==> flow/design.v <==
module i2c_controller #(
  parameter integer DATA_BYTES = 4,
  parameter integer BYTE_WIDTH = $clog2(DATA_BYTES),
  parameter integer DATA_WIDTH = DATA_BYTES*8,
  parameter integer CLOCK_DIVIDER = 100
  ) (
  input  logic                  clk,
  input  logic                  reset,
  input  logic                  scl_i,
  output logic                  scl_o,
  output logic                  scl_oe,
  input  logic                  sda_i,
  output logic                  sda_o,
  output logic                  sda_oe,
  input  logic                  access_request,
  input  logic [7:0]            dev_id,
  input  logic [DATA_WIDTH-1:0] address,
  input  logic [BYTE_WIDTH-1:0] address_byte,
  input  logic [BYTE_WIDTH-1:0] data_byte,
  input  logic [DATA_WIDTH-1:0] write_data,
  output logic [DATA_WIDTH-1:0] read_data,
  output logic                  access_complete,
  output logic                  invalid_access,
  output logic                  busy
  );
  typedef enum {
    IDLE,
    START,
    RESTART,
    DEV_ADDR,
    REG_ADDR,
    READ_DATA,
    WRITE_DATA,
    STOP,
    DONE
  } state_type;
  state_type state = IDLE;
  localparam COMD_LENGTH = 4;
  localparam DATA_LENGTH = 9*4;
  localparam COUNT_WIDTH = $clog2(9);
  logic [COUNT_WIDTH-1:0] count = {COUNT_WIDTH{1'b0}};
  logic [BYTE_WIDTH-1:0] count_byte = {BYTE_WIDTH{1'b0}};
  logic [7:0]            dev_id_r;
  logic [DATA_WIDTH-1:0] address_r;
  logic [BYTE_WIDTH-1:0] address_byte_r;
  logic [BYTE_WIDTH-1:0] data_byte_r;
  logic [DATA_WIDTH-1:0] write_data_r;
  localparam CLKDIV_WIDTH = $clog2(CLOCK_DIVIDER);
  logic [CLKDIV_WIDTH-1:0] clk_div = {CLKDIV_WIDTH{1'b0}};
  always_ff @(posedge clk) begin
    if (reset) begin
      clk_div <= {CLKDIV_WIDTH{1'b0}};
    end else begin
      if (clk_div >= CLOCK_DIVIDER-1) begin
        clk_div <= {CLKDIV_WIDTH{1'b0}};
      end else begin
        clk_div <= clk_div + 1;
      end
    end
  end
  logic read_write_n;
  assign read_write_n = dev_id_r[0];  
  logic restart_done = 0;
  always_ff @(posedge clk) begin
    if (reset) begin
      restart_done <= 0;
    end else if (state == DONE) begin
      restart_done <= 0;
    end else if (!restart_done && state == RESTART) begin
      restart_done <= 1;
    end
  end
  logic request_pending = 1'b0;
  always_ff @(posedge clk) begin
    if (reset) begin
      request_pending <= 0;
    end else if (state == DONE) begin
      request_pending <= 0;
    end else if (!request_pending && state == IDLE && access_request) begin
      request_pending <= 1;
    end
  end
  assign busy = request_pending;
  always_ff @(posedge clk) begin
    if (!request_pending && state == IDLE && access_request) begin
      dev_id_r <= dev_id;
      address_r <= address;
      address_byte_r <= address_byte;
      data_byte_r <= data_byte;
      write_data_r <= write_data;
    end
  end
  always_ff @(posedge clk) begin
    if (reset) begin
      state <= IDLE;
      count <= {COUNT_WIDTH{1'b0}};
    end else if (clk_div == CLOCK_DIVIDER-1) begin
      case (state)
        IDLE : begin
          if (request_pending) begin
            state <= START;
          end
        end
        START : begin
          if (count >= COMD_LENGTH-1) begin
            state <= DEV_ADDR;
            count <= {COUNT_WIDTH{1'b0}};
          end else begin
            count <= count + 1;
          end
        end
        RESTART : begin
          if (count >= COMD_LENGTH-1) begin
            state <= DEV_ADDR;
            count <= {COUNT_WIDTH{1'b0}};
          end else begin
            count <= count + 1;
          end
        end
        DEV_ADDR : begin
          if (count >= DATA_LENGTH-1 && restart_done) begin
            state <= READ_DATA;
            count <= {COUNT_WIDTH{1'b0}};
          end else if (count >= DATA_LENGTH-1) begin
            state <= REG_ADDR;
            count <= {COUNT_WIDTH{1'b0}};
          end else begin
            count <= count + 1;
          end
        end
        REG_ADDR : begin
          if (count >= DATA_LENGTH-1 && read_write_n) begin
            state <= RESTART;
            count <= {COUNT_WIDTH{1'b0}};
          end else if (count >= DATA_LENGTH-1) begin
            state <= WRITE_DATA;
            count <= {COUNT_WIDTH{1'b0}};
          end else begin
            count <= count + 1;
          end
        end
        READ_DATA : begin
          if (count >= DATA_LENGTH-1) begin
            state <= STOP;
            count <= {COUNT_WIDTH{1'b0}};
          end else begin
            count <= count + 1;
          end
        end
        WRITE_DATA : begin
          if (count >= DATA_LENGTH-1) begin
            state <= STOP;
            count <= {COUNT_WIDTH{1'b0}};
          end else begin
            count <= count + 1;
          end
        end
        STOP : begin
          if (count >= COMD_LENGTH-1) begin
            state <= DONE;
            count <= {COUNT_WIDTH{1'b0}};
          end else begin
            count <= count + 1;
          end
        end
        DONE : begin
          state <= IDLE;
          count <= {COUNT_WIDTH{1'b0}};
        end
        default : begin
          state <= IDLE;
          count <= {COUNT_WIDTH{1'b0}};
        end
      endcase
    end
  end
  always_ff @(posedge clk) begin
    case (state)
      IDLE, DONE : begin
        scl_o <= 1'b1; scl_oe <= 1'b0;
      end
      START, RESTART : begin
        case (count[1:0])
          2'b00 : begin scl_o <= 1'b1; scl_oe <= 1'b1; end
          2'b01 : begin scl_o <= 1'b1; scl_oe <= 1'b1; end
          2'b10 : begin scl_o <= 1'b1; scl_oe <= 1'b1; end
          2'b11 : begin scl_o <= 1'b0; scl_oe <= 1'b1; end
        endcase
      end
      STOP : begin
        case (count[1:0])
          2'b00 : begin scl_o <= 1'b0; scl_oe <= 1'b1; end
          2'b01 : begin scl_o <= 1'b1; scl_oe <= 1'b1; end
          2'b10 : begin scl_o <= 1'b1; scl_oe <= 1'b1; end
          2'b11 : begin scl_o <= 1'b1; scl_oe <= 1'b1; end
        endcase
      end
      default : begin
        case (count[1:0])
          2'b00 : begin scl_o <= 1'b0; scl_oe <= 1'b1; end
          2'b01 : begin scl_o <= 1'b1; scl_oe <= 1'b1; end
          2'b10 : begin scl_o <= 1'b1; scl_oe <= 1'b1; end
          2'b11 : begin scl_o <= 1'b0; scl_oe <= 1'b1; end
        endcase
      end
    endcase
  end
  always_ff @(posedge clk) begin
    if (count == DATA_LENGTH-1) begin
      sda_o <= 1'b1; sda_oe <= 1'b1;
    end else begin
      case (state)
        START, RESTART : begin
          case (count[1:0])
            2'b00 : begin sda_o <= 1'b1; sda_oe <= 1'b1; end
            2'b01 : begin sda_o <= 1'b1; sda_oe <= 1'b1; end
            2'b10 : begin sda_o <= 1'b0; sda_oe <= 1'b1; end
            2'b11 : begin sda_o <= 1'b0; sda_oe <= 1'b1; end
          endcase
        end
        STOP : begin
          case (count[1:0])
            2'b00 : begin sda_o <= 1'b0; sda_oe <= 1'b1; end
            2'b01 : begin sda_o <= 1'b0; sda_oe <= 1'b1; end
            2'b10 : begin sda_o <= 1'b1; sda_oe <= 1'b1; end
            2'b11 : begin sda_o <= 1'b1; sda_oe <= 1'b1; end
          endcase
        end
        DEV_ADDR, REG_ADDR, WRITE_DATA : begin
          sda_o <= buffer[DATA_WIDTH-1]; sda_oe <= 1'b1;
        end
        default : begin
          sda_o <= 1'b1; sda_oe <= 1'b0;
        end
      endcase
    end
  end
endmodule
==> Step by step through the tools: i2c_controller <==
Tool output for the design above, in the order of the flow.
Lines are those of the file above, counted from 1.
{ "setup": {"design": "i2c_controller", "clk_port": "clk", "cell_library": "sky130hd", "corner": "tt_025C_1v80"} }

==> After elaboration <==
Counts by Yosys on the flattened word-level netlist (proc, flatten, opt, wreduce; memories kept). Register bits leave out memories and registers merged into their read ports (data or address). Print and check cells are left out. Cells with the same type and inputs are merged into one.
{ "word_totals": {"reg_bits": 50, "inputBits": 81, "output_inout_bits": 39, "elab_cells": 82} }
{ "classes": {"add_sub_neg": 2, "n_cmp": 3, "equal": 18, "muxes": 23, "n_logic": 1, "reduce_and_logical": 25} }
{ "ops": {"columns": ["operator", "count"], "rows": [
  ["2-to-1 mux 32 bit", 8],
  ["case mux 32 bit (select 6 bit)", 1],
  ["== test 32 x 3 -> 1 bit (second input constant)", 4],
  ["== test 32 x 2 -> 1 bit (second input constant)", 2],
  ["== test 32 x 1 -> 1 bit (second input constant)", 1],
  ["== test 32 x 4 -> 1 bit (second input constant)", 1],
  ["zero test 32 bit", 1],
  ["case mux 4 bit (select 5 bit)", 1],
  ["OR reduction 2 bit", 9],
  ["2-to-1 mux 4 bit", 4],
  ["OR reduction 3 bit", 4],
  ["case mux 1 bit (select 2 bit)", 6],
  ["adder 7 x 1 -> 7 bit (second input constant)", 1],
  ["greater-or-equal comparator 7 bit (second input constant)", 1],
  ["== test 7 bit (second input constant)", 1],
  ["AND reduction 7 bit", 1],
  ["inequality test 3 bit (second input constant)", 2],
  ["greater-or-equal comparator 4 x 6 -> 1 bit (second input constant)", 1],
  ["case mux 1 bit (select 3 bit)", 2],
  ["logical AND 1 bit", 5],
  ["inequality test 2 x 1 -> 1 bit (second input constant)", 2],
  ["== test 2 bit (second input constant)", 2],
  ["inequality test 2 bit (second input constant)", 2],
  ["adder 4 x 1 -> 4 bit (second input constant)", 1],
  ["greater-or-equal comparator 4 x 2 -> 1 bit (second input constant)", 1],
  ["OR reduction 4 bit", 1],
  ["zero test 1 bit", 2],
  ["== test 2 x 1 -> 1 bit (second input constant)", 1]
]} }
Not listed: further kinds 4, cells in them 4.

==> Depth <==
Longest topological path by Yosys (ltp), each cell counted once; first at word level (registers and memories cut), then after technology mapping (sequential cells cut; the memories' decode and read muxes count).
{ "depth": {"depth_word": 4, "abc_area": 0, "depth_mapped": 6, "mapped_depth_nobuf": 6} }

==> Netlist <==
Yosys stat after the flow's synthesis: flattened, memories mapped to cells. It holds for the ABC_AREA given above (unset counts as 0); a run with the other value may have another netlist.
The area totals of this step are shown rounded.
{ "by_type": {"columns": ["cell_type", "count", "type_area_um2"], "rows": [
  ["sky130_fd_sc_hd__dfxtp_1", 20, 400.384],
  ["sky130_fd_sc_hd__buf_4", 36, 270.259],
  ["sky130_fd_sc_hd__nor2_1", 16, 60.058],
  ["sky130_fd_sc_hd__ha_1", 4, 50.048],
  ["sky130_fd_sc_hd__nor3_1", 7, 35.034],
  ["sky130_fd_sc_hd__xor2_1", 4, 35.034],
  ["sky130_fd_sc_hd__inv_1", 8, 30.029],
  ["sky130_fd_sc_hd__nand3_1", 6, 30.029],
  ["sky130_fd_sc_hd__a311oi_4", 1, 26.275],
  ["sky130_fd_sc_hd__nand2_1", 7, 26.275],
  ["sky130_fd_sc_hd__xnor2_1", 3, 26.275],
  ["sky130_fd_sc_hd__mux2i_1", 2, 20.019],
  ["sky130_fd_sc_hd__a31oi_1", 3, 18.768],
  ["sky130_fd_sc_hd__o311ai_2", 1, 16.266],
  ["sky130_fd_sc_hd__a211oi_1", 2, 15.014],
  ["sky130_fd_sc_hd__a21oi_1", 3, 15.014],
  ["sky130_fd_sc_hd__a22oi_1", 2, 15.014],
  ["sky130_fd_sc_hd__mux2_4", 1, 15.014]
]} }
Other cell types: 20; their cells: 25.
{ "synth_totals": {"cell_count": 151, "mapped_area_um2": 1300, "sequential_area_um2": 400, "ffs": 20, "buffers": 39} }

==> Worst setup path after synthesis <==
Path of least setup slack by OpenSTA after synthesis, without wires, with an ideal clock, recovery checks aside; 20% of the period is set as input and as output delay. Where synthesis merged equal registers, the netlist keeps one of their names.
{ "synth_path": {"path_kind": "register -> register", "startpoint": "register clk_div[0]", "endpoint": "register state[1]", "tclk_ns": 2.79, "setup_time_ns": 0.128, "t_first_pin_ns": 0.000, "arrival_time_ns": 1.587, "required_time_ns": 2.662, "path_slack_ns": 1.075, "delay_ns": 1.715, "path_stages": 7, "path_buffers": 0, "period_less_setup_slack_ns": 1.715} }
"delay_ns" = arrival - input delay + setup time.
"path_stages": output pins that drive a net of the path, with the launching flip-flop's if there is one; two outputs of one cell count as two.
"period_less_setup_slack_ns" is the clock period less the worst setup slack; recovery checks do not enter. This is arithmetic on one report: input and output delays are still those of the set period (20% each).
The rows between start and end are the longest chain of elaborated cells between them; the timing report does not say that the signal goes this way. Where chains are equally long, one stands for them.
Each line given opens the expression or statement behind the cell; cells for indexed reads and writes are added by Yosys, which also makes memories of some case tables.
A register here has more assigning lines than the two given.
{ "synth_via": {"cell_sequence": "sky130_fd_sc_hd__dfxtp_1 -> sky130_fd_sc_hd__ha_1 -> sky130_fd_sc_hd__and3_1 -> sky130_fd_sc_hd__o311ai_2 -> sky130_fd_sc_hd__a311oi_4 -> sky130_fd_sc_hd__mux2i_1 -> sky130_fd_sc_hd__nor2_1", "elab_chain_len": 2, "cells_between": 2, "lines_between": 1, "cone_classes": "eq/ne (1); reduce/logical (1)"} }
{ "synth_lines": {"columns": ["element", "line", "source"], "rows": [
  ["start: declaration", 49, "logic [CLKDIV_WIDTH-1:0] clk_div = {CLKDIV_WIDTH{1'b0}};"],
  ["start: assignment", 52, "clk_div <= {CLKDIV_WIDTH{1'b0}};"],
  ["start: assignment", 57, "clk_div <= clk_div + 1;"],
  ["== test 7 bit", 97, "end else if (clk_div == CLOCK_DIVIDER-1) begin"],
  ["AND reduction 7 bit", null, null],
  ["end: assignment", 95, "state <= IDLE;"],
  ["end: assignment", 101, "state <= START;"],
  ["end: declaration", 37, "state_type state = IDLE;"]
]} }

==> Worst path after layout <==
Path of least setup slack in the final report of job 1 (OpenROAD, finished layout, wires in). Where an end is a register, its clock arrival counts in the times.
{ "layout_path": {"path_kind": "register -> register", "startpoint": "register clk_div[0]", "endpoint": "register state[1]", "tclk_ns": 1.99, "setup_time_ns": 0.11, "t_first_pin_ns": 0.31, "arrival_time_ns": 2.05, "required_time_ns": 2.19, "path_slack_ns": 0.14, "path_stages": 7, "path_buffers": 0} }
The rows between start and end are the longest chain of elaborated cells between them; the timing report does not say that the signal goes this way. Where chains are equally long, one stands for them.
A register here has more assigning lines than the two given.
{ "layout_via": {"cell_sequence": "sky130_fd_sc_hd__dfxtp_1 -> sky130_fd_sc_hd__ha_2 -> sky130_fd_sc_hd__and3_1 -> sky130_fd_sc_hd__o311ai_2 -> sky130_fd_sc_hd__a311oi_4 -> sky130_fd_sc_hd__mux2i_1 -> sky130_fd_sc_hd__nor2_1", "elab_chain_len": 2, "cells_between": 2, "lines_between": 1, "cone_classes": "eq/ne (1); reduce/logical (1)"} }
{ "layout_lines": {"columns": ["element", "line", "source"], "rows": [
  ["start: declaration", 49, "logic [CLKDIV_WIDTH-1:0] clk_div = {CLKDIV_WIDTH{1'b0}};"],
  ["start: assignment", 52, "clk_div <= {CLKDIV_WIDTH{1'b0}};"],
  ["start: assignment", 57, "clk_div <= clk_div + 1;"],
  ["== test 7 bit", 97, "end else if (clk_div == CLOCK_DIVIDER-1) begin"],
  ["AND reduction 7 bit", null, null],
  ["end: assignment", 95, "state <= IDLE;"],
  ["end: assignment", 101, "state <= START;"],
  ["end: declaration", 37, "state_type state = IDLE;"]
]} }

Data sheet: physical implementation of i2c_controller

Stored flow runs of i2c_controller (2 of them; Yosys, OpenROAD, sky130hd). They differ in their settings and are not a sequence. Constraints: input delay and output delay 20% of the set period each, output load 0.01 pF.
"worstPathTime_ns": the worst setup path's part of the clock period (all of it between registers, 20% less for each end at a port) less its slack. A launch clock that arrives late makes it longer, a capture clock that arrives late makes it shorter.
"power.total_uw" is the tool's figure for a default switching activity; nothing was simulated.
Results are given in rounded form.
[
  {
    "run": "job 1",
    "settings": { "period_ns": 1.99, "CORE_UTILIZATION": 48, "PLACE_DENSITY": 0.5, "HOLD_SLACK_MARGIN": 0.05, "CORE_ASPECT_RATIO": 0.93, "TNS_END_PERCENT": 90, "GPL_TIMING_DRIVEN": 0, "GPL_ROUTABILITY_DRIVEN": 1, "CAP_MARGIN": 5, "MIN_ROUTING_LAYER": "met2", "CORE_MARGIN": 2, "SLEW_MARGIN": 20 },
    "results": { "synth_area_um2": 1300, "die_area_um2": 3100, "finish.stdcell_area_um2": 1600, "post_route_util_pct": 60, "fin_ws_ns": 0.14, "power.total_uw": 770, "worstPathTime_ns": 1.85, "worst_setup_path_type": "register -> register" }
  },
  {
    "run": "job 2",
    "settings": { "period_ns": 1.45, "CORE_UTILIZATION": 24, "GPL_ROUTABILITY_DRIVEN": 0, "CTS_CLUSTER_SIZE": 10, "CAP_MARGIN": 20, "CORE_MARGIN": 2, "SLEW_MARGIN": 20 },
    "results": { "synth_area_um2": 1300, "die_area_um2": 5900, "finish.stdcell_area_um2": 1700, "post_route_util_pct": 32, "fin_ws_ns": -0.10, "power.total_uw": 1000, "worstPathTime_ns": 1.55, "worst_setup_path_type": "register -> register" }
  }
]
