==> flow/design.v <==
module uart_controller (
  input  logic       clk,
  input  logic       reset,
  input  logic       clk_enable,
  input  logic       parity_en,
  input  logic       rx_uart,
  output logic       tx_uart,
  output logic       tx_data_ready,
  input  logic       tx_data_valid,
  input  logic [7:0] tx_data,
  output logic       rx_data_error,
  output logic       rx_data_valid,
  output logic [7:0] rx_data
  );
  typedef enum {
    IDLE,
    ACTIVE,
    DONE
  } state_type;
  state_type state_tx = IDLE;
  state_type state_rx = IDLE;
  logic [10:0] tx_data_buffer = {11{1'b1}};
  logic [10:0] rx_data_buffer = {11{1'b1}};
  localparam COUNT_TX = 16*11;
  localparam COUNT_RX = 16*10;
  localparam COUNT_WIDTH = $clog2(COUNT_TX);
  logic [COUNT_WIDTH-1:0] count_tx = {COUNT_WIDTH{1'b0}};
  logic [COUNT_WIDTH-1:0] count_rx = {COUNT_WIDTH{1'b0}};
  logic tx_parity;
  logic rx_parity;
  assign tx_parity = parity_en ? ^tx_data : 1'b1;
  assign rx_parity = ^rx_data;
  always_ff @(posedge clk) begin
    if (state_tx == IDLE && tx_data_valid && tx_data_ready && clk_enable) begin
      tx_data_buffer <= {1'b1,tx_parity,tx_data,1'b0};
    end else if (state_tx == ACTIVE && count_tx[3:0] == 4'hF && clk_enable) begin
      tx_data_buffer <= {1'b1,tx_data_buffer[7:1]};
    end
  end
  always_ff @(posedge clk) begin
    if (reset) begin
      tx_data_ready <= 1'b0;
    end else begin
      tx_data_ready <= state_tx == IDLE;
    end
  end
  assign tx_uart = tx_data_buffer[0];
  always_ff @(posedge clk) begin
    if (reset) begin
      state_tx <= IDLE;
      count_tx <= {COUNT_WIDTH{1'b0}};
    end else if (clk_enable) begin
      case (state_tx)
        IDLE : begin
          if (tx_data_valid && tx_data_ready) begin
            state_tx <= ACTIVE;
          end
        end
        ACTIVE : begin
          if (count_tx >= COUNT_TX-1) begin
            state_tx <= DONE;
            count_tx <= {COUNT_WIDTH{1'b0}};
          end else begin
            count_tx <= count_tx + 1;
          end
        end
        DONE : begin
          state_tx <= IDLE;
          count_tx <= {COUNT_WIDTH{1'b0}};
        end
        default : begin
          state_tx <= IDLE;
          count_tx <= {COUNT_WIDTH{1'b0}};
        end
      endcase
    end
  end
  always_ff @(posedge clk) begin
    if (state_rx == IDLE && clk_enable) begin
      rx_data_buffer <= {rx_uart,rx_data_buffer[10:1]};
    end else if (state_rx == ACTIVE && count_tx[3:0] == 4'hF && clk_enable) begin
      rx_data_buffer <= {rx_uart,rx_data_buffer[10:1]};
    end
  end
  assign rx_data = rx_data_buffer[8:1];
  always_ff @(posedge clk) begin
    if (reset) begin
      rx_data_valid <= 1'b0;
      rx_data_error <= 1'b0;
    end else begin
      rx_data_valid <= state_rx == DONE && clk_enable;
      rx_data_error <= rx_parity == rx_data_buffer[9];
    end
  end
  always_ff @(posedge clk) begin
    if (reset) begin
      state_rx <= IDLE;
      count_rx <= {COUNT_WIDTH{1'b0}};
    end else if (clk_enable) begin
      case (state_rx)
        IDLE : begin
          if (rx_data_buffer == 11'hFC0) begin
            state_rx <= ACTIVE;
          end
        end
        ACTIVE : begin
          if (count_rx >= COUNT_RX-1) begin
            state_rx <= DONE;
            count_rx <= {COUNT_WIDTH{1'b0}};
          end else begin
            count_rx <= count_rx + 1;
          end
        end
        DONE : begin
          state_rx <= IDLE;
          count_rx <= {COUNT_WIDTH{1'b0}};
        end
        default : begin
          state_rx <= IDLE;
          count_rx <= {COUNT_WIDTH{1'b0}};
        end
      endcase
    end
  end
endmodule
---- From RTL to reports: uart_controller ----
What the tools print for uart_controller, step after step.
Lines are those of the file above, counted from 1.
Operators carry their Yosys type and port widths (W data, S select, Z words).
Cell names lack the library's common part.
Not given: -
design
  design top .............................. uart_controller
  clock port .............................. clk
  library ................................. sky130hd
  corner .................................. tt_025C_1v80

---- Word-level counts ----
Source: Yosys, flattened and elaborated, memories not mapped. Widths are those after wreduce. Registers that Yosys merges into a memory's read port (data or address) are not register bits. Print and check cells do not count. Equal cells are merged and count once.
operators by class
  $add $sub $neg .......................... 2
  $lt $le $gt $ge ......................... 2
  equality and inequality tests ........... 10
  muxes and demuxes ....................... 14
  bitwise gates (word level) .............. 2
  reductions and logical operators ........ 19
operator list
  operator                number
  $pmux W32 S2            2
  $mux W32                4
  $eq A32 B1 Y1 const B   2
  $logic_not A32 Y1       2
  $eq A32 B2 Y1 const B   1
  $pmux W8 S2             2
  $mux W8                 4
  $mux W11                2
  $add A8 B1 Y8 const B   2
  $ge A8 B8 Y1 const B    2
  $eq A11 B11 Y1 const B  1
  $logic_and A1 B1 Y1     10
  $ne A2 B2 Y1 const B    4
  $reduce_xor A8 Y1       1
  $reduce_and A3 Y1       2
  $reduce_and A2 Y1       2
  $reduce_bool A2 Y1      2
  $eq A4 B4 Y1 const B    1
  $not A1 Y1              2
  $eq A1 B1 Y1            1
word-level totals
  flip-flop bits (word level) ............. 102
  input port bits ......................... 14
  output and inout bits ................... 12
  elaborated cells ........................ 59

---- Logic depth ----
Depth = most cells in a row (Yosys ltp): at word level without a register or memory, in the mapped netlist without a sequential cell, where the memories' decode and read muxes count.
depth
  depth after elaboration ................. 5
  ABC_AREA ................................ 0
  gate-level depth with buffers ........... 6
  gate-level depth less buffers ........... 5

---- Synthesis result ----
Yosys stat after the flow's synthesis: flattened, memories mapped to cells. It holds for the ABC_AREA given above (unset counts as 0); a run with the other value may have another netlist.
cells by type
  type      number  total area (µm²)
  edfxtp_1  18      540.518
  dfxtp_1   24      480.461
  xnor2_1   14      122.618
  a22o_1    7       61.309
  buf_4     8       60.058
  nor2_1    16      60.058
  nor2_2    8       50.048
  xor2_1    5       43.792
  buf_6     3       33.782
  a21oi_1   6       30.029
  nand2_1   8       30.029
  ha_1      2       25.024
  nor3_1    5       25.024
  o31ai_2   2       25.024
  nor4b_4   1       23.773
  xnor3_1   1       22.522
  mux2i_1   2       20.019
  inv_1     5       18.768
Other cell types: 23; their cells: 34.
mapped netlist
  cells in the netlist .................... 169
  cell area after synthesis ............... 1920.6 µm²
  area of sequential cells ................ 1021.0 µm²
  flip-flop cells ......................... 42
  buffers ................................. 13

---- Path before layout ----
Source: OpenSTA report_checks on the synthesized netlist (no wires, ideal clock, input and output delay 20% of the period each), path of least setup slack; recovery checks are left aside. Register names are those of the netlist, which keeps one name where synthesis merged equal registers.
timing path post-synthesis
  path kind ............................... register to register
  start point ............................. register count_tx[0]
  end point ............................... register rx_data_buffer[0]
  period .................................. 2.23 ns
  setup time .............................. 0.382 ns
  time at the first pin ................... 0.000 ns
  data arrival time ....................... 1.355 ns
  required time ........................... 1.848 ns
  path slack .............................. 0.492 ns
  path delay .............................. 1.737 ns
  stages .................................. 4
  buffers on the path ..................... 0
  synthesis period reached ................ 1.738 ns
"path delay" = arrival - input delay + setup time.
"stages": output pins that drive a net of the path, with the launching flip-flop's if there is one; two outputs of one cell count as two.
"synthesis period reached" is the clock period less the worst setup slack; recovery checks do not enter. This is arithmetic on one report: input and output delays are still those of the set period (20% each).
The rows between start and end are the longest chain of elaborated cells between them; the timing report does not say that the signal goes this way. Where chains are equally long, one stands for them.
A line is the first line of the expression or statement that the cell stems from. Yosys adds cells for indexed reads and writes and turns some case tables into memories.
At most two assigning lines are given for a register; there are more.
Only ways into the end's enable, where the timed path ends, are counted here.
on the way, post-synthesis
  cell sequence ........................... dfxtp_1 -> ha_1 -> nand3_1 -> a21oi_1
  length of the longest elaborated chain .. 4
  elaborated cells on any way between the ends .. 4
  those cells by class .................... eq/ne: 1; reduce/logical: 3
ends and longest elaborated chain, post-synthesis
  item                              line  source
  start, declared                   27    logic [COUNT_WIDTH-1:0] count_tx = {COUNT_WIDTH{1'b0}};
  start, assigned                   51    count_tx <= {COUNT_WIDTH{1'b0}};
  start, assigned                   64    count_tx <= count_tx + 1;
  $eq A4 B4 Y1                      81    end else if (state_rx == ACTIVE && count_tx[3:0] == 4'hF && clk_enable) begin
  $logic_and A1 B1 Y1 (2 in a row)  81
  $reduce_bool A2 Y1                -
  end, assigned                     80    rx_data_buffer <= {rx_uart,rx_data_buffer[10:1]};
  end, assigned                     82    rx_data_buffer <= {rx_uart,rx_data_buffer[10:1]};
  end, declared                     23    logic [10:0] rx_data_buffer = {11{1'b1}};

---- Worst path after layout ----
From the final timing report of flow run B: the path of least setup slack in the routed layout; clock arrival at registers is part of the times.
timing path post-layout
  path kind ............................... register to register
  start point ............................. register count_tx[0]
  end point ............................... register count_tx[6]
  period .................................. 2.29 ns
  setup time .............................. 0.12 ns
  time at the first pin ................... 0.29 ns
  data arrival time ....................... 1.94 ns
  required time ........................... 2.46 ns
  path slack .............................. 0.51 ns
  stages .................................. 6
  buffers on the path ..................... 0
The rows between start and end are the longest chain of elaborated cells between them; the timing report does not say that the signal goes this way. Where chains are equally long, one stands for them.
At most two assigning lines are given for a register; there are more.
on the way, post-layout
  cell sequence ........................... dfxtp_1 -> ha_1 -> nand3_1 -> a221oi_1 -> or2_1 -> nor2_2
  length of the longest elaborated chain .. 3
  elaborated cells on any way between the ends .. 4
  RTL lines with such cells ............... 3
  those cells by class .................... add/sub: 1; compare: 1; mux: 2
ends and longest elaborated chain, post-layout
  item             line  source
  start, declared  27    logic [COUNT_WIDTH-1:0] count_tx = {COUNT_WIDTH{1'b0}};
  start, assigned  51    count_tx <= {COUNT_WIDTH{1'b0}};
  start, assigned  64    count_tx <= count_tx + 1;
  $add A8 B1 Y8    64
  $mux W8          60    if (count_tx >= COUNT_TX-1) begin
  $pmux W8 S2      53    case (state_tx)
  end, assigned    51
  end, assigned    64
  end, declared    27

Hand-over note for uart_controller

Design uart_controller on sky130hd. What follows are 2 stored runs of the flow, each under its own settings; their order means nothing. The constraints put input and output delay at 20% of the set period each and load the outputs with 0.01 pF.
"achieved clock period (ns)" is the run's clock period less its worst setup slack. It is reckoned from that one timing run; input and output delays stay at 20% of the period that was set.
"worst setup path time (ns)" = time allowed to the worst setup path (clock period - input delay - output delay, where it has them) - its slack; a late launch clock adds to it, a late capture clock takes from it.
"finish__power__total" is the tool's figure for a default switching activity; nothing was simulated.

Flow files of flow run A
==> flow/run.sh <==
#!/bin/bash
# the make line also repeats the synthesis and layout settings of config.mk as NAME=value (left out here)
make -C /OpenROAD-flow-scripts/flow DESIGN_CONFIG=/design/flow/config.mk WORK_HOME=/design/flow/orfs CLKGATE_MAP_FILE= finish
==> flow/config.mk <==
export PLATFORM = sky130hd
export DESIGN_NAME = uart_controller
export DESIGN_NICKNAME = uart_controller
export VERILOG_FILES = /design/flow/design.v
export SDC_FILE = /design/flow/constraint.sdc
export NUM_CORES = 4
export LEC_CHECK = 0
export ABC_AREA = 0
export CAP_MARGIN = 20
export CELL_PAD_IN_SITES_GLOBAL_PLACEMENT = 2
export CORE_MARGIN = 3
export CORE_UTILIZATION = 59
export CTS_CLUSTER_DIAMETER = 24
export GPL_ROUTABILITY_DRIVEN = 1
export GPL_TIMING_DRIVEN = 1
export HOLD_SLACK_MARGIN = 0.28
export MIN_ROUTING_LAYER = met1
export PLACE_DENSITY_LB_ADDON = 0.18
export SETUP_SLACK_MARGIN = 0.24
export SLEW_MARGIN = 10
==> flow/constraint.sdc <==
create_clock -name core_clock -period 1.13 [get_ports {clk}]
set_input_delay 0.2260 -clock core_clock [delete_from_list [all_inputs] [get_ports {clk}]]
set_output_delay 0.2260 -clock core_clock [all_outputs]
set_load 0.01 [all_outputs]

report of flow run A: did not finish, place, FLW-0024

Flow files of flow run B
==> flow/run.sh <==
#!/bin/bash
# the make line also repeats the synthesis and layout settings of config.mk as NAME=value (left out here)
make -C /OpenROAD-flow-scripts/flow DESIGN_CONFIG=/design/flow/config.mk WORK_HOME=/design/flow/orfs CLKGATE_MAP_FILE= finish
==> flow/config.mk <==
export PLATFORM = sky130hd
export DESIGN_NAME = uart_controller
export DESIGN_NICKNAME = uart_controller
export VERILOG_FILES = /design/flow/design.v
export SDC_FILE = /design/flow/constraint.sdc
export NUM_CORES = 4
export LEC_CHECK = 0
export CAP_MARGIN = 20
export CORE_MARGIN = 2
export CORE_UTILIZATION = 40
export SLEW_MARGIN = 20
==> flow/constraint.sdc <==
create_clock -name core_clock -period 2.29 [get_ports {clk}]
set_input_delay 0.4580 -clock core_clock [delete_from_list [all_inputs] [get_ports {clk}]]
set_output_delay 0.4580 -clock core_clock [all_outputs]
set_load 0.01 [all_outputs]

report of flow run B
yosys chip area after synthesis (um^2): 1920.6
finish__design__die__area: 5371.4
finish__design__instance__area__stdcell: 2284.7
finish__design__instance__utilization: 0.4902
finish__timing__setup__ws: 0.513
finish__timing__setup__tns: 0.000
finish__timing__hold__ws: 0.467
finish__power__total: 1.633e-03
achieved clock period (ns): 1.777
worst setup path time (ns): 1.78
worst setup path kind: register to register

End of note.
