==> flow/design.v <==
module spi_controller_reg (
  input  logic        clk,
  input  logic        reset,
  output logic        access_request = 1'b0,
  output logic        read_write_n,
  output logic [2:0]  dummy_cycles,
  output logic        dummy_valid,
  output logic [31:0] address,
  output logic [1:0]  address_bytes,
  output logic        address_valid,
  output logic [7:0]  command,
  output logic [7:0]  data_bytes,
  output logic        data_valid,
  input  logic        access_complete,
  input  logic        cpu_if_read,
  input  logic        cpu_if_write,
  input  logic [31:0] cpu_if_write_data,
  input  logic [31:2] cpu_if_address,
  output logic [31:0] cpu_if_read_data,
  output logic        cpu_if_access_complete
  );
  always_ff @(posedge clk) begin
    cpu_if_access_complete <= cpu_if_read | cpu_if_write;
  end
  logic access_complete_r = 1'b0;
  always_ff @(posedge clk) begin
    access_complete_r <= access_complete;
  end
  always_ff @(posedge clk) begin
    if (cpu_if_write && cpu_if_address[4:2] == 3'd0) begin
      command <= cpu_if_write_data[7:0];
      read_write_n <= cpu_if_write_data[8];
      access_request <= 1'b1;
    end else begin
      access_request <= 1'b0;
    end
  end
  always_ff @(posedge clk) begin
    if (cpu_if_write && cpu_if_address[4:2] == 3'd1) begin
      address <= cpu_if_write_data;
    end
  end
  always_ff @(posedge clk) begin
    if (cpu_if_write && cpu_if_address[4:2] == 3'd2) begin
      address_bytes <= cpu_if_write_data[1:0];
      address_valid <= cpu_if_write_data[31];
    end
  end
  always_ff @(posedge clk) begin
    if (cpu_if_write && cpu_if_address[4:2] == 3'd3) begin
      dummy_cycles <= cpu_if_write_data[2:0];
      dummy_valid <= cpu_if_write_data[31];
    end
  end
  always_ff @(posedge clk) begin
    if (cpu_if_write && cpu_if_address[4:2] == 3'd4) begin
      data_bytes <= cpu_if_write_data[7:0];
      data_valid <= cpu_if_write_data[31];
    end
  end
  always_ff @(posedge clk) begin
    if (cpu_if_read) begin
      case (cpu_if_address[4:2])
        3'd0    : cpu_if_read_data <= {access_complete_r,22'd0,read_write_n,command};
        3'd1    : cpu_if_read_data <= {address};
        3'd2    : cpu_if_read_data <= {address_valid,23'd0,6'd0,address_bytes};
        3'd3    : cpu_if_read_data <= {dummy_valid,23'd0,5'd0,dummy_cycles};
        3'd4    : cpu_if_read_data <= {data_valid,23'd0,data_bytes};
        default : cpu_if_read_data <= 32'hDEADBEEF;
      endcase
    end
  end
endmodule
## From RTL to reports: spi_controller_reg

What the tools print for spi_controller_reg, step after step.
Lines are those of the file above, counted from 1.
Operators carry their Yosys type and port widths (W data, S select, Z words).
Cell names lack the library's common part.
The mark -- stands for no value.

| set-up | value |
|---|---|
| top | spi_controller_reg |
| clock | clk |
| standard-cell library | sky130hd |
| library corner | tt_025C_1v80 |

## After elaboration

Counts by Yosys on the flattened word-level netlist (proc, flatten, opt, wreduce; memories kept). Register bits leave out memories and registers merged into their read ports (data or address); mux counts leave out enables and synchronous resets folded into registers. Print and check cells are left out. Cells with the same type and inputs are merged into one.

| word-level totals | value |
|---|---|
| input port bits | 67 |
| clocked read ports x word width | 0 |
| memories | 0 |
| ROM bits | 0 |
| output and inout port bits | 91 |
| register bits | 92 |
| bits in writable memories | 0 |
| bits in latches | 0 |
| word-level cells | 26 |

| cells by class | value |
|---|---|
| $add $sub $neg | 0 |
| $mul | 0 |
| equality and inequality tests | 4 |
| shifts and indexed selects | 0 |
| magnitude comparators | 0 |
| bitwise gates (word level) | 1 |
| mux-type cells | 2 |
| reductions and logical operators | 6 |
| divide/modulo/power cells | 0 |

Operators by type and width:

| operator | count |
|---|---|
| $pmux W32 S5 | 1 |
| $eq A3 B2 Y1 const B | 2 |
| $logic_and A1 B1 Y1 | 5 |
| $eq A3 B1 Y1 const B | 1 |
| $eq A3 B3 Y1 const B | 1 |
| $logic_not A3 Y1 | 1 |
| $or A1 B1 Y1 | 1 |
| $mux W1 | 1 |

## Longest topological paths

Yosys ltp: most cells in a row. Word level: on the elaborated netlist, between registers, memories and ports. Mapped: between sequential cells and ports; inverters and the memories' decode and read muxes count.

| depth | value |
|---|---|
| depth in word-level cells | 3 |
| ABC_AREA | 1 |
| mapped depth | 8 |
| gate-level depth less buffers | 6 |

## After synthesis

Source: synth_stat.txt of the flow (Yosys; design flattened, memories mapped). It holds for the ABC_AREA given above (unset counts as 0); a run with the other value may have another netlist.
Totals and module areas in this step are rounded.

Cell types:

| cell | count | area in all (um^2) |
|---|---|---|
| edfxtp_1 | 89 | 2.67E+03 |
| nand2_1 | 61 | 228.97 |
| nand4_1 | 10 | 62.56 |
| dfxtp_1 | 3 | 60.058 |
| nand3_1 | 12 | 60.058 |
| inv_1 | 15 | 56.304 |
| nor2_1 | 13 | 48.797 |
| buf_6 | 4 | 45.043 |
| o21ai_0 | 5 | 25.024 |
| nor2_8 | 1 | 20.019 |
| nand3_4 | 1 | 17.517 |
| nand2_2 | 2 | 12.512 |
| nor4_1 | 2 | 12.512 |
| buf_2 | 2 | 10.01 |
| inv_6 | 1 | 8.758 |
| buf_4 | 1 | 7.507 |
| inv_2 | 2 | 7.507 |
| or2_2 | 1 | 6.256 |

Not listed: further types 2, cells in them 2.

| mapped netlist | value |
|---|---|
| buffer cells | 8 |
| sequential area | 0.00273 mm^2 |
| flip-flop cells | 92 |
| mapped area | 0.00337 mm^2 |
| cells in the netlist | 227 |

## Worst setup path after synthesis

OpenSTA on the mapped netlist: ideal clock, no wires. The path of least setup slack (recovery checks aside). Input and output delay are each 20% of the period. Register names are those of the netlist, which keeps one name where synthesis merged equal registers.

| path after synthesis | value |
|---|---|
| path type | input -> register |
| start | input port cpu_if_address[3] |
| end | register address[0] |
| slack | -0.137 ns |
| period | 2.46 ns |
| required time | 2.039 ns |
| data arrival time | 2.176 ns |
| path delay | 2.105 ns |
| external input delay | 0.492 ns |
| launch time at the first pin | 0.492 ns |
| stages on the path | 4 |
| setup time | 0.421 ns |
| path buffers | 1 |
| period reached after synthesis | 2.597 ns |

"path delay" is the arrival time less input delay plus setup time.
"stages on the path": output pins that drive a net of the path, with the launching flip-flop's if there is one; two outputs of one cell count as two.
"period reached after synthesis" = period - worst setup slack (recovery checks aside). The figure is calculated, with input and output delays left at 20% of the set period.
Between the ends stands the longest chain of elaborated cells between them, by number of cells; it is not shown to be the way that was timed. Of several equally long chains one is given.
A line is the first line of the expression or statement that the cell stems from. Yosys adds cells for indexed reads and writes and turns some case tables into memories.

| on the way, after synthesis | value |
|---|---|
| path through | buf_6 -> inv_6 -> nand3_4 -> nor2_1 |
| length of the longest elaborated chain | 2 |
| elaborated cells between the ends (all ways) | 2 |
| those cells by class | eq/ne: 1; reduce/logical: 1 |

Ends and longest elaborated chain, after synthesis:

| what | line | RTL |
|---|---|---|
| from (decl) | 18 | `input  logic [31:2] cpu_if_address,` |
| $eq A3 B1 Y1 | 39 | `if (cpu_if_write && cpu_if_address[4:2] == 3'd1) begin` |
| $logic_and A1 B1 Y1 | 39 |  |
| to (assign) | 40 | `address <= cpu_if_write_data;` |
| to (decl) | 8 | `output logic [31:0] address,` |

## Timing after layout

Path of least setup slack in the final report of flow run 1 (OpenROAD, finished layout, wires in). Where an end is a register, its clock arrival counts in the times.

| path after layout | value |
|---|---|
| path type | input -> register |
| start | input port cpu_if_address[2] |
| end | register cpu_if_read_data[0] |
| required time | 3.51 ns |
| external input delay | 0.69 ns |
| path buffers | 2 |
| setup time | 0.26 ns |
| data arrival time | 2.30 ns |
| period | 3.44 ns |
| stages on the path | 8 |
| launch time at the first pin | 0.69 ns |
| slack | 1.20 ns |

Between the ends stands the longest chain of elaborated cells between them, by number of cells; it is not shown to be the way that was timed. Of several equally long chains one is given.
At most two assigning lines are given for a register; there are more.

| on the way, after layout | value |
|---|---|
| path through | clkdlybuf4s50_1 -> buf_4 -> inv_1 -> nand2_2 -> nand2_2 -> nand2_1 -> nor2_1 -> nand2_1 |
| length of the longest elaborated chain | 2 |
| elaborated cells between the ends (all ways) | 6 |
| those cells by class | eq/ne: 4; mux: 1; reduce/logical: 1 |

Ends and longest elaborated chain, after layout:

| what | line | RTL |
|---|---|---|
| from (decl) | 18 | `input  logic [31:2] cpu_if_address,` |
| $eq A3 B3 Y1 | 63 | `case (cpu_if_address[4:2])` |
| $pmux W32 S5 | 63 |  |
| to (assign) | 64 | `3'd0    : cpu_if_read_data <= {access_complete_r,22'd0,read_write_n,command};` |
| to (assign) | 65 | `3'd1    : cpu_if_read_data <= {address};` |
| to (decl) | 19 | `output logic [31:0] cpu_if_read_data,` |

Wiki page: spi_controller_reg / flow data

Design spi_controller_reg on sky130hd. What follows are 2 stored runs of the flow, each under its own settings; their order means nothing. The constraints put input and output delay at 20% of the set period each and load the outputs with 0.01 pF.
By "period achieved" is meant the clock period of the run minus its worst setup slack. This is arithmetic on one report: input and output delays are still those of the set period (20% each).
"time of the worst setup path" is the time allowed to the run's worst setup path (the clock period less input and output delay, where it has them) less its slack. Clock arrival times count: a late capture clock shortens it, a late launch clock lengthens it.
"power consumption": no workload was simulated; the value follows from the tool's default switching activity.
The results are shown rounded.

#### Flow run 1

| setting | value |
|---|---|
| period_ns | `3.44` |
| CORE_UTILIZATION | `37` |
| SETUP_SLACK_MARGIN | `0.44` |
| PLACE_DENSITY_LB_ADDON | `0.09` |
| CORE_ASPECT_RATIO | `0.79` |
| CORE_MARGIN | `3` |
| ABC_AREA | `1` |
| GPL_ROUTABILITY_DRIVEN | `1` |
| CTS_CLUSTER_SIZE | `54` |
| CAP_MARGIN | `0` |
| MAX_ROUTING_LAYER | `met4` |
| SLEW_MARGIN | `20` |

| result | value |
|---|---|
| worst setup slack after layout | 1.20 ns |
| Yosys chip area after synthesis | 0.00337 mm^2 |
| period achieved | 2.238 ns |
| power consumption | 2470 µW |
| std-cell area (final layout) | 0.00508 mm^2 |
| time of the worst setup path | 1.55 ns |
| critical path type | input -> register |
| die footprint | 0.0103 mm^2 |

#### Flow run 2

| setting | value |
|---|---|
| period_ns | `4.62` |
| CORE_UTILIZATION | `25` |
| CELL_PAD_IN_SITES_GLOBAL_PLACEMENT | `1` |
| TNS_END_PERCENT | `55` |
| GPL_TIMING_DRIVEN | `1` |
| GPL_ROUTABILITY_DRIVEN | `0` |
| CTS_CLUSTER_SIZE | `63` |
| CTS_CLUSTER_DIAMETER | `304` |
| MIN_ROUTING_LAYER | `met1` |
| CAP_MARGIN | `20` |
| CORE_MARGIN | `2` |
| SLEW_MARGIN | `20` |

| result | value |
|---|---|
| std-cell area (final layout) | 0.00519 mm^2 |
| time of the worst setup path | 1.92 ns |
| critical path type | input -> register |
| period achieved | 2.842 ns |
| die footprint | 0.0144 mm^2 |
| worst setup slack after layout | 1.78 ns |
| power consumption | 2030 µW |
| Yosys chip area after synthesis | 0.00337 mm^2 |
